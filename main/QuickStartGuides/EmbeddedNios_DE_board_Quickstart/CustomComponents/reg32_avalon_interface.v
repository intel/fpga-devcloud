==> flow/design.v <==
module reg32 (clk, resetn, D, byteenable, Q);
input clk, resetn;
input [3:0] byteenable;
input [31:0] D;
output reg [31:0] Q;
always @(posedge clk)
if (!resetn)
  Q <= 32'b0;
else
begin
	if (byteenable[0]) Q[7:0] <= D[7:0];
	if (byteenable[1]) Q[15:8] <= D[15:8];
	if (byteenable[2]) Q[23:16] <= D[23:16];
	if (byteenable[3]) Q[31:24] <= D[31:24];
end
endmodule
module reg32_avalon_interface (clk, resetn, writedata, readdata, write, read,
byteenable, chipselect, Q_export);
input clk, resetn, read, write, chipselect;
input [3:0] byteenable;
input [31:0] writedata;
output [31:0] readdata;
output [31:0] Q_export;
wire [3:0] local_byteenable;
wire [31:0] to_reg, from_reg;
assign to_reg = writedata;
assign local_byteenable = (chipselect & write) ? byteenable : 4'd0;
reg32 U1 ( .clk(clk), .resetn(resetn), .D(to_reg),
.byteenable(local_byteenable), .Q(from_reg) );
assign readdata = from_reg;
assign Q_export = from_reg;
endmodule
Reports on reg32_avalon_interface --
What the tools print for reg32_avalon_interface, step after step. Line numbers count from 1 in the design file above. Not given: -
Set-up: design top reg32_avalon_interface, clock clk, standard-cell library sky130hd, timing corner tt_025C_1v80

Word-level counts --
Counts by Yosys on the flattened word-level netlist (proc, flatten, opt, wreduce; memories kept). Register bits leave out memories and registers merged into their read ports (data or address); mux counts leave out enables and synchronous resets folded into registers. Print and check cells are left out. Cells with the same type and inputs are merged into one.
Operators by class: bitwise gates (word level) 1, muxes and demuxes 1
Operator list (count):
- 4-bit 2-to-1 mux | 1
- 1-bit AND | 1
Bit counts: input port bits 41, cells after elaboration 6, output and inout bits 64, register bits 32

Depth --
Yosys ltp: most cells in a row. Word level: on the elaborated netlist, between registers, memories and ports. Mapped: between sequential cells and ports; inverters and the memories' decode and read muxes count.
Logic depth: depth after elaboration 2, ABC_AREA 0, depth in mapped cells 4, depth with buffers taken out 2

Netlist --
Yosys stat after the flow's synthesis: flattened, memories mapped to cells. It holds for the ABC_AREA given above (unset counts as 0); a run with the other value may have another netlist.
Synthesis totals: sequential part of the area 640.6 µm², buffer cells 43, mapped cells 175, mapped flip-flops 32, chip area (Yosys) 1560.2 µm²
Cells by type:
- sky130_fd_sc_hd__dfxtp_1 | count 32, area in all 640.614 µm²
- sky130_fd_sc_hd__mux2i_1 | count 32, area in all 320.307 µm²
- sky130_fd_sc_hd__buf_4 | count 34, area in all 255.245 µm²
- sky130_fd_sc_hd__nand2_1 | count 64, area in all 240.23 µm²
- sky130_fd_sc_hd__buf_6 | count 5, area in all 56.304 µm²
- sky130_fd_sc_hd__and3_1 | count 4, area in all 25.024 µm²
- sky130_fd_sc_hd__buf_2 | count 3, area in all 15.014 µm²
- sky130_fd_sc_hd__clkbuf_4 | count 1, area in all 7.507 µm²
The figures by module come from a second, unflattened synthesis with its own total; it is not the netlist above.
Unflattened totals: cells (unflattened synthesis) 139, area (unflattened synthesis) 1486.4 µm²
Each row is one instance without its submodules.
Modules:
- reg32 | area 1221.2 µm², sequential area 640.6 µm², times used 1, cells 103
- reg32_avalon_interface | area 265.3 µm², sequential area 0.0 µm², times used 1, cells 36

Worst setup path after synthesis --
OpenSTA on the mapped netlist: ideal clock, no wires. The path of least setup slack (recovery checks aside). Input and output delay are each 20% of the period. Register names are those of the netlist, which keeps one name where synthesis merged equal registers.
Timing path post-synthesis: path kind input-to-reg, from input port chipselect, to register U1.Q[0], buffers on the path 1, setup time 119 ps, stages on the path 3, period 736 ps, input delay 147 ps, path delay 527 ps, data required time 617 ps, data arrival time 555 ps, slack 62 ps, launch time at the first pin 147 ps, synthesis period reached 674 ps
"path delay" = arrival - input delay + setup time. "stages on the path": output pins that drive a net of the path, with the launching flip-flop's if there is one; two outputs of one cell count as two. "synthesis period reached" = period - worst setup slack (recovery checks aside). The figure is calculated, with input and output delays left at 20% of the set period. The rows between start and end are the longest chain of elaborated cells between them; the timing report does not say that the signal goes this way. Where chains are equally long, one stands for them. Each line given opens the expression or statement behind the cell; cells for indexed reads and writes are added by Yosys, which also makes memories of some case tables.
On the way, post-synthesis: path through sky130_fd_sc_hd__and3_1 > sky130_fd_sc_hd__buf_6 > sky130_fd_sc_hd__mux2i_1, cells in the longest elaborated chain 2, elaborated cells on any way between the ends 2, source lines of those cells 1, classes of those cells 1 x mux; 1 x logic
Ends and longest elaborated chain, post-synthesis:
- start, declared | line 19 | input clk, resetn, read, write, chipselect;
- 1-bit AND | line 27 | assign local_byteenable = (chipselect & write) ? byteenable : 4'd0;
- 4-bit 2-to-1 mux | line 27
- end, assigned | line 8 | Q <= 32'b0;
- end, assigned | line 11 | if (byteenable[0]) Q[7:0] <= D[7:0];
- end, declared | line 5 | output reg [31:0] Q;

Subject: flow runs of reg32_avalon_interface

Hi,

Below are 2 stored runs of the flow (Yosys, OpenROAD; platform sky130hd) on reg32_avalon_interface, each with its settings, unordered. Constraints: input delay and output delay 20% of the set period each, output load 0.01 pF.

[stored run 1] flow files
==> flow/run.sh <==
#!/bin/bash
# the make line also repeats the synthesis and layout settings of config.mk as NAME=value (left out here)
make -C /OpenROAD-flow-scripts/flow DESIGN_CONFIG=/design/flow/config.mk WORK_HOME=/design/flow/orfs CLKGATE_MAP_FILE= finish
==> flow/config.mk <==
export PLATFORM = sky130hd
export DESIGN_NAME = reg32_avalon_interface
export DESIGN_NICKNAME = reg32_avalon_interface
export VERILOG_FILES = /design/flow/design.v
export SDC_FILE = /design/flow/constraint.sdc
export NUM_CORES = 4
export LEC_CHECK = 0
export CAP_MARGIN = 25
export CELL_PAD_IN_SITES_DETAIL_PLACEMENT = 2
export CORE_MARGIN = 5
export CORE_UTILIZATION = 52
export CTS_CLUSTER_SIZE = 52
export MIN_ROUTING_LAYER = met2
export PLACE_DENSITY_LB_ADDON = 0.16
export SETUP_SLACK_MARGIN = 0.05
export SLEW_MARGIN = 30
==> flow/constraint.sdc <==
create_clock -name core_clock -period 1.37 [get_ports {clk}]
set_input_delay 0.2740 -clock core_clock [delete_from_list [all_inputs] [get_ports {clk}]]
set_output_delay 0.2740 -clock core_clock [all_outputs]
set_load 0.01 [all_outputs]

[stored run 1] result: incomplete, placement halted on DPL-0033

[stored run 2] flow files
==> flow/run.sh <==
#!/bin/bash
# the make line also repeats the synthesis and layout settings of config.mk as NAME=value (left out here)
make -C /OpenROAD-flow-scripts/flow DESIGN_CONFIG=/design/flow/config.mk WORK_HOME=/design/flow/orfs CLKGATE_MAP_FILE= finish
==> flow/config.mk <==
export PLATFORM = sky130hd
export DESIGN_NAME = reg32_avalon_interface
export DESIGN_NICKNAME = reg32_avalon_interface
export VERILOG_FILES = /design/flow/design.v
export SDC_FILE = /design/flow/constraint.sdc
export NUM_CORES = 4
export LEC_CHECK = 0
export ABC_AREA = 0
export CAP_MARGIN = 10
export CORE_ASPECT_RATIO = 1.36
export CORE_MARGIN = 2
export CORE_UTILIZATION = 51
export CTS_CLUSTER_SIZE = 40
export GPL_ROUTABILITY_DRIVEN = 0
export GPL_TIMING_DRIVEN = 0
export MAX_ROUTING_LAYER = met4
export PLACE_DENSITY_LB_ADDON = 0.27
export SETUP_SLACK_MARGIN = -0.02
export SLEW_MARGIN = 15
export TNS_END_PERCENT = 35
==> flow/constraint.sdc <==
create_clock -name core_clock -period 0.462 [get_ports {clk}]
set_input_delay 0.0924 -clock core_clock [delete_from_list [all_inputs] [get_ports {clk}]]
set_output_delay 0.0924 -clock core_clock [all_outputs]
set_load 0.01 [all_outputs]

[stored run 2] result: incomplete, clock tree synthesis halted on DPL-0033

Regards
