==> flow/design.v <==
module PWM_generator (PWM_ontime, PWM_out , clk , reset);
input clk, reset;  
input [7:0] PWM_ontime;  
output reg PWM_out;  
wire [7:0] counter_out;  
always @ (posedge clk)
begin
if (PWM_ontime > counter_out)
  PWM_out <= 1;
else
  PWM_out <= 0;
end
counter counter_inst(
.clk (clk),
.counter_out (counter_out),
.reset(reset)
);
endmodule
module counter(counter_out,clk,reset);
output [7:0] counter_out;
input clk, reset;
reg [7:0] counter_out;
always @(posedge clk)
if (reset)
  counter_out <= 8'b0;
else
  counter_out <= counter_out + 1;
endmodule
### Step by step through the tools: PWM_generator

Tool output for the design above, in the order of the flow.
Lines are those of the file above, counted from 1.
Library cell names are shortened.
The mark n/a stands for no value.

* top module: PWM_generator
* clock: clk
* library: sky130hd
* timing corner: tt_025C_1v80

### Elaborated design

Counts by Yosys on the flattened word-level netlist (proc, flatten, opt, wreduce; memories kept). Register bits leave out memories and registers merged into their read ports (data or address); mux counts leave out enables and synchronous resets folded into registers. Print and check cells are left out. Cells with the same type and inputs are merged into one.

* order comparisons: 1
* $add $sub $neg: 1
* multiplexer cells: 1

Operator list (count)
* adder 8 x 1 -> 8 bit (second input constant): 1
* > comparator 8 bit: 1
* 2-to-1 mux 1 bit: 1

* word-level cells: 5
* bits in registers: 9

### Logic depth

Yosys ltp: most cells in a row. Word level: on the elaborated netlist, between registers, memories and ports. Mapped: between sequential cells and ports; inverters and the memories' decode and read muxes count.

* word-level depth: 2
* ABC_AREA: 0
* mapped depth: 6

### After synthesis

Yosys stat after the flow's synthesis: flattened, memories mapped to cells. It holds for the ABC_AREA given above (unset counts as 0); a run with the other value may have another netlist.
The area totals of this step are shown rounded.

Cells by type
* dfxtp_1: count 9, area in all 180.173 sq um
* ha_1: count 9, area in all 112.608 sq um
* xnor2_1: count 5, area in all 43.792 sq um
* inv_1: count 8, area in all 30.029 sq um
* nor2_1: count 7, area in all 26.275 sq um
* nor4_4: count 1, area in all 21.27 sq um
* nand3_4: count 1, area in all 17.517 sq um
* o21ai_0: count 3, area in all 15.014 sq um
* nor2b_1: count 2, area in all 12.512 sq um
* a21oi_1: count 2, area in all 10.01 sq um
* and4_1: count 1, area in all 8.758 sq um
* o31a_1: count 1, area in all 8.758 sq um
* a211oi_1: count 1, area in all 7.507 sq um
* a21boi_0: count 1, area in all 7.507 sq um
* and2_1: count 1, area in all 6.256 sq um
* and3_1: count 1, area in all 6.256 sq um
* nand4_1: count 1, area in all 6.256 sq um
* or3_1: count 1, area in all 6.256 sq um

Not listed: further types 3, cells in them 3.

* area of sequential cells: 180.2 sq um
* flip-flop cells: 9
* synthesis area: 539.3 sq um
* mapped cells: 58
* buffer cells: 1

By module: a second synthesis without flattening, with its own total; a netlist apart from the flattened one above.

* cells (unflattened synthesis): 61
* area total of the unflattened synthesis: 549.3 sq um

Rows give one instance, submodules left out.

By module
* counter: area 304.0 sq um, instances 1, sequential area 160.2 sq um, cells 33
* PWM_generator: area 245.2 sq um, instances 1, sequential area 20.0 sq um, cells 28

### Path before layout

Path of least setup slack by OpenSTA after synthesis, without wires, with an ideal clock, recovery checks aside; 20% of the period is set as input and as output delay. Where synthesis merged equal registers, the netlist keeps one of their names.

* kind: register to register
* start point: reg counter_inst.counter_out[1]
* end point: reg PWM_out
* stages: 7
* required time: 1.170 ns
* arrival time: 1.233 ns
* library setup time: 0.120 ns
* path buffers: 0
* time at the first pin: 0.000 ns
* period: 1.29 ns
* setup slack: -0.063 ns
* path delay: 1.353 ns
* period reached after synthesis: 1.353 ns

"path delay" = arrival - input delay + setup time.
"stages" counts driving pins, that of a launching flip-flop among them; a cell with two outputs on the path counts twice.
"period reached after synthesis" is the clock period less the worst setup slack; recovery checks do not enter. This is arithmetic on one report: input and output delays are still those of the set period (20% each).
Between the ends stands the longest chain of elaborated cells between them, by number of cells; it is not shown to be the way that was timed. Of several equally long chains one is given.
A line is the first line of the expression or statement that the cell stems from. Yosys adds cells for indexed reads and writes and turns some case tables into memories.

* cells stage by stage: dfxtp_1 -> inv_1 -> ha_1 -> nor2b_1 -> o21ai_0 -> a21boi_0 -> o31a_1
* length of the longest elaborated chain: 2

RTL lines, path post-synthesis
* start, declared: RTL line 20 `output [7:0] counter_out;`
* start, assigned: RTL line 25 `counter_out <= 8'b0;`
* start, assigned: RTL line 27 `counter_out <= counter_out + 1;`
* > comparator 8 bit: RTL line 8 `if (PWM_ontime > counter_out)`
* 2-to-1 mux 1 bit: RTL line 8
* end, assigned: RTL line 9 `PWM_out <= 1;`
* end, assigned: RTL line 11 `PWM_out <= 0;`
* end, declared: RTL line 4 `output reg PWM_out;`

### Timing after layout

Path of least setup slack in the final report of run A (OpenROAD, finished layout, wires in). Where an end is a register, its clock arrival counts in the times.

* kind: input to register
* start point: in PWM_ontime[1]
* end point: reg PWM_out
* setup slack: 0.04 ns
* library setup time: 0.11 ns
* arrival time: 1.62 ns
* required time: 1.66 ns
* external input delay: 0.30 ns
* stages: 6
* period: 1.51 ns
* time at the first pin: 0.30 ns
* path buffers: 1

Between the ends stands the longest chain of elaborated cells between them, by number of cells; it is not shown to be the way that was timed. Of several equally long chains one is given.

* cells stage by stage: clkdlybuf4s50_1 -> ha_1 -> nor2b_1 -> o21ai_0 -> a21boi_0 -> o31a_1
* length of the longest elaborated chain: 2

RTL lines, path post-layout
* start, declared: RTL line 3 `input [7:0] PWM_ontime;`
* > comparator 8 bit: RTL line 8 `if (PWM_ontime > counter_out)`
* 2-to-1 mux 1 bit: RTL line 8
* end, assigned: RTL line 9 `PWM_out <= 1;`
* end, assigned: RTL line 11 `PWM_out <= 0;`
* end, declared: RTL line 4 `output reg PWM_out;`

# Flow runs of PWM_generator

Flow measurements of PWM_generator on sky130hd: 2 stored runs with different settings, listed in no order. Input and output delays are each 20% of the period that was set; the output load is 0.01 pF.
"reached clock period" is the run's clock period less its worst setup slack. It is reckoned from that one timing run; input and output delays stay at 20% of the period that was set.
"time of the worst setup path": the worst setup path's part of the clock period (all of it between registers, 20% less for each end at a port) less its slack. A launch clock that arrives late makes it longer, a capture clock that arrives late makes it shorter.
"power consumption" is the tool's figure for a default switching activity; nothing was simulated.
Values from the reports are rounded here.

### Run A

Settings: `period_ns=1.51`, `CORE_UTILIZATION=35`, `CAP_MARGIN=20`, `CORE_MARGIN=2`, `SLEW_MARGIN=20`

- Reached clock period: 1.466 ns
- Synthesized cell area: 539.3 sq um
- Final worst hold slack: 0.506 ns
- Utilization in the final report: 48.2%
- Summed negative setup slack: 0.000 ns
- Die size: 1871 sq um
- Lowest setup slack: 0.044 ns
- Power consumption: 526.8 µW
- Time of the worst setup path: 1.16 ns
- Class of the worst setup path: input to register
- Standard-cell area of the final layout: 709.4 sq um

### Run B

Settings: `period_ns=2.13`, `CORE_UTILIZATION=19`, `PLACE_DENSITY_LB_ADDON=0.05`, `CORE_ASPECT_RATIO=1.0`, `TNS_END_PERCENT=100`, `ABC_AREA=1`, `CTS_CLUSTER_SIZE=49`, `CTS_CLUSTER_DIAMETER=91`, `MAX_ROUTING_LAYER=met4`, `CAP_MARGIN=20`, `CORE_MARGIN=2`, `SLEW_MARGIN=20`

- Reached clock period: 1.510 ns
- Synthesized cell area: 558.0 sq um
- Final worst hold slack: 0.485 ns
- Utilization in the final report: 26.0%
- Summed negative setup slack: 0.000 ns
- Die size: 3387 sq um
- Lowest setup slack: 0.620 ns
- Power consumption: 379.1 µW
- Time of the worst setup path: 1.08 ns
- Class of the worst setup path: register to output
- Standard-cell area of the final layout: 723.2 sq um
